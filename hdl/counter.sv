==> flow/design.v <==
module counter (                            
	input  logic       clock    ,           
	input  logic       reset    ,           
	input  logic       en,                  
	input  logic [31:0] max_count,          
	output bit         done     ,           
	output logic [31:0] count               
);
	always@(posedge clock) begin            
		if((reset) | (count==max_count-1))  
			count <= 0;                     
		else if(en)                         
			count <= count+1;               
	end
	assign done = (count==max_count-1);     
endmodule                                   
# Tool chain data of counter

Tool output for the design above, in the order of the flow.
Lines are those of the file above, counted from 1.
Operators: Yosys type, input widths -> output width; for muxes data width and select width s.
Not given: n/a

Top module: counter
Clock port: clock
Cell library: sky130hd
Corner: tt_025C_1v80

# Elaborated design

Source: Yosys, flattened and elaborated, memories not mapped. Widths are those after wreduce; folded enables and synchronous resets count as part of the registers. Registers that Yosys merges into a memory's read port (data or address) are not register bits. Print and check cells do not count. Equal cells are merged and count once.

Equality and inequality tests: 1
Bitwise logic cells: 1
Add/subtract/negate cells: 2

Operators with widths:

| cell                  | count |
| $add 32x1->32 const B | 1 |
| $sub 32x1->32 const B | 1 |
| $eq 32x32->1          | 1 |
| $or 1x1->1            | 1 |

Flip-flop bits (word level): 32

# Longest topological paths

Yosys ltp: most cells in a row. Word level: on the elaborated netlist, between registers, memories and ports. Mapped: between sequential cells and ports; inverters and the memories' decode and read muxes count.

Depth in word-level cells: 3
ABC_AREA: 0
Depth in mapped cells: 11
Mapped depth without buffers: 9

# Mapped cells and area

Yosys stat after the flow's synthesis: flattened, memories mapped to cells. It holds for the ABC_AREA given above (unset counts as 0); a run with the other value may have another netlist.

Area of sequential cells: 640.6 µm²
Flip-flop cells: 32
Cells in the netlist: 361
Buffers: 20
Cell area after synthesis: 2,874.0 µm²

Cells by type:

| type                      | count | area in all (µm²) |
| sky130_fd_sc_hd__dfxtp_1  | 32    | 640.614 |
| sky130_fd_sc_hd__xnor2_1  | 41    | 359.094 |
| sky130_fd_sc_hd__xor2_1   | 24    | 210.202 |
| sky130_fd_sc_hd__a211oi_1 | 15    | 112.608 |
| sky130_fd_sc_hd__nand2b_1 | 17    | 106.352 |
| sky130_fd_sc_hd__a21oi_1  | 21    | 105.101 |
| sky130_fd_sc_hd__nor4_1   | 16    | 100.096 |
| sky130_fd_sc_hd__nor3_1   | 18    | 90.086 |
| sky130_fd_sc_hd__nand3_1  | 16    | 80.077 |
| sky130_fd_sc_hd__nand2_1  | 19    | 71.318 |
| sky130_fd_sc_hd__nand4_1  | 11    | 68.816 |
| sky130_fd_sc_hd__nor4_4   | 3     | 63.811 |
| sky130_fd_sc_hd__nor2_1   | 16    | 60.058 |
| sky130_fd_sc_hd__inv_1    | 13    | 48.797 |
| sky130_fd_sc_hd__or3_1    | 7     | 43.792 |
| sky130_fd_sc_hd__clkbuf_1 | 10    | 37.536 |
| sky130_fd_sc_hd__or4_1    | 5     | 37.536 |
| sky130_fd_sc_hd__buf_2    | 7     | 35.034 |

Other cell types: 45; their cells: 70.

# Path before layout

OpenSTA on the mapped netlist: ideal clock, no wires. The path of least setup slack (recovery checks aside). Input and output delay are each 20% of the period. Register names are those of the netlist, which keeps one name where synthesis merged equal registers.

Kind: input -> output
From: input max_count[0]
To: output done
Stages on the path: 10
Required time: 5.224 ns
Period: 6.53 ns
Path buffers: 1
External input delay: 1.306 ns
Data arrival time: 3.729 ns
Output delay: 1.306 ns
Slack: 1.495 ns
Launch time at the first pin: 1.306 ns
Path delay: 2.423 ns
Period reached after synthesis: 5.035 ns

"path delay" = arrival - input delay + setup time.
A path that ends at an output port has no setup time.
"stages on the path" counts driving pins, that of a launching flip-flop among them; a cell with two outputs on the path counts twice.
"period reached after synthesis" is the clock period less the worst setup slack; recovery checks do not enter. This is arithmetic on one report: input and output delays are still those of the set period (20% each).
Between the ends stands the longest chain of elaborated cells between them, by number of cells; it is not shown to be the way that was timed. Of several equally long chains one is given.
Each line given opens the expression or statement behind the cell; cells for indexed reads and writes are added by Yosys, which also makes memories of some case tables.

Path through: sky130_fd_sc_hd__inv_1 -> sky130_fd_sc_hd__ha_1 -> sky130_fd_sc_hd__nor3b_1 -> sky130_fd_sc_hd__nand2_1 -> sky130_fd_sc_hd__nor4_1 -> sky130_fd_sc_hd__o21ai_0 -> sky130_fd_sc_hd__or4_1 -> sky130_fd_sc_hd__nor4_4 -> sky130_fd_sc_hd__buf_2 -> sky130_fd_sc_hd__and2_1
Cells in the longest elaborated chain: 2
Elaborated cells on any way between the ends: 2
Those cells by class: add/sub: 1; eq/ne: 1

Ends and longest elaborated chain, after synthesis:

| what               | line | text |
| start: declaration | 5    | `input logic [31:0] max_count,` |
| $sub 32x1->32      | 15   | `assign done = (count==max_count-1);` |
| $eq 32x32->1       | 15   |  |
| end: declaration   | 6    | `output bit done ,` |

Lab notebook: counter

counter on sky130hd: 2 stored runs with different settings, listed in no order. Input and output delays are each 20% of the period that was set; the output load is 0.01 pF.

## Flow run 1

==> flow/run.sh <==
#!/bin/bash
# the make line also repeats the synthesis and layout settings of config.mk as NAME=value (left out here)
make -C /OpenROAD-flow-scripts/flow DESIGN_CONFIG=/design/flow/config.mk WORK_HOME=/design/flow/orfs CLKGATE_MAP_FILE= finish
==> flow/config.mk <==
export PLATFORM = sky130hd
export DESIGN_NAME = counter
export DESIGN_NICKNAME = counter
export VERILOG_FILES = /design/flow/design.v
export SDC_FILE = /design/flow/constraint.sdc
export NUM_CORES = 4
export LEC_CHECK = 0
export CAP_MARGIN = 25
export CELL_PAD_IN_SITES_DETAIL_PLACEMENT = 2
export CELL_PAD_IN_SITES_GLOBAL_PLACEMENT = 3
export CORE_ASPECT_RATIO = 1.59
export CORE_MARGIN = 2
export CORE_UTILIZATION = 71
export GPL_TIMING_DRIVEN = 1
export MIN_ROUTING_LAYER = met1
export PLACE_DENSITY_LB_ADDON = 0.12
export SLEW_MARGIN = 20
==> flow/constraint.sdc <==
create_clock -name core_clock -period 2.35 [get_ports {clock}]
set_input_delay 0.4700 -clock core_clock [delete_from_list [all_inputs] [get_ports {clock}]]
set_output_delay 0.4700 -clock core_clock [all_outputs]
set_load 0.01 [all_outputs]

Flow run 1: no results, placement failed with FLW-0024

## Flow run 2

==> flow/run.sh <==
#!/bin/bash
# the make line also repeats the synthesis and layout settings of config.mk as NAME=value (left out here)
make -C /OpenROAD-flow-scripts/flow DESIGN_CONFIG=/design/flow/config.mk WORK_HOME=/design/flow/orfs CLKGATE_MAP_FILE= finish
==> flow/config.mk <==
export PLATFORM = sky130hd
export DESIGN_NAME = counter
export DESIGN_NICKNAME = counter
export VERILOG_FILES = /design/flow/design.v
export SDC_FILE = /design/flow/constraint.sdc
export NUM_CORES = 4
export LEC_CHECK = 0
export CAP_MARGIN = 20
export CELL_PAD_IN_SITES_DETAIL_PLACEMENT = 1
export CORE_ASPECT_RATIO = 1.44
export CORE_MARGIN = 6
export CORE_UTILIZATION = 71
export CTS_CLUSTER_SIZE = 78
export GPL_ROUTABILITY_DRIVEN = 0
export GPL_TIMING_DRIVEN = 0
export PLACE_DENSITY_LB_ADDON = 0.22
export SETUP_SLACK_MARGIN = 0.8
export SLEW_MARGIN = 20
export TNS_END_PERCENT = 5
==> flow/constraint.sdc <==
create_clock -name core_clock -period 2.87 [get_ports {clock}]
set_input_delay 0.5740 -clock core_clock [delete_from_list [all_inputs] [get_ports {clock}]]
set_output_delay 0.5740 -clock core_clock [all_outputs]
set_load 0.01 [all_outputs]

Flow run 2: no results, placement failed with FLW-0024
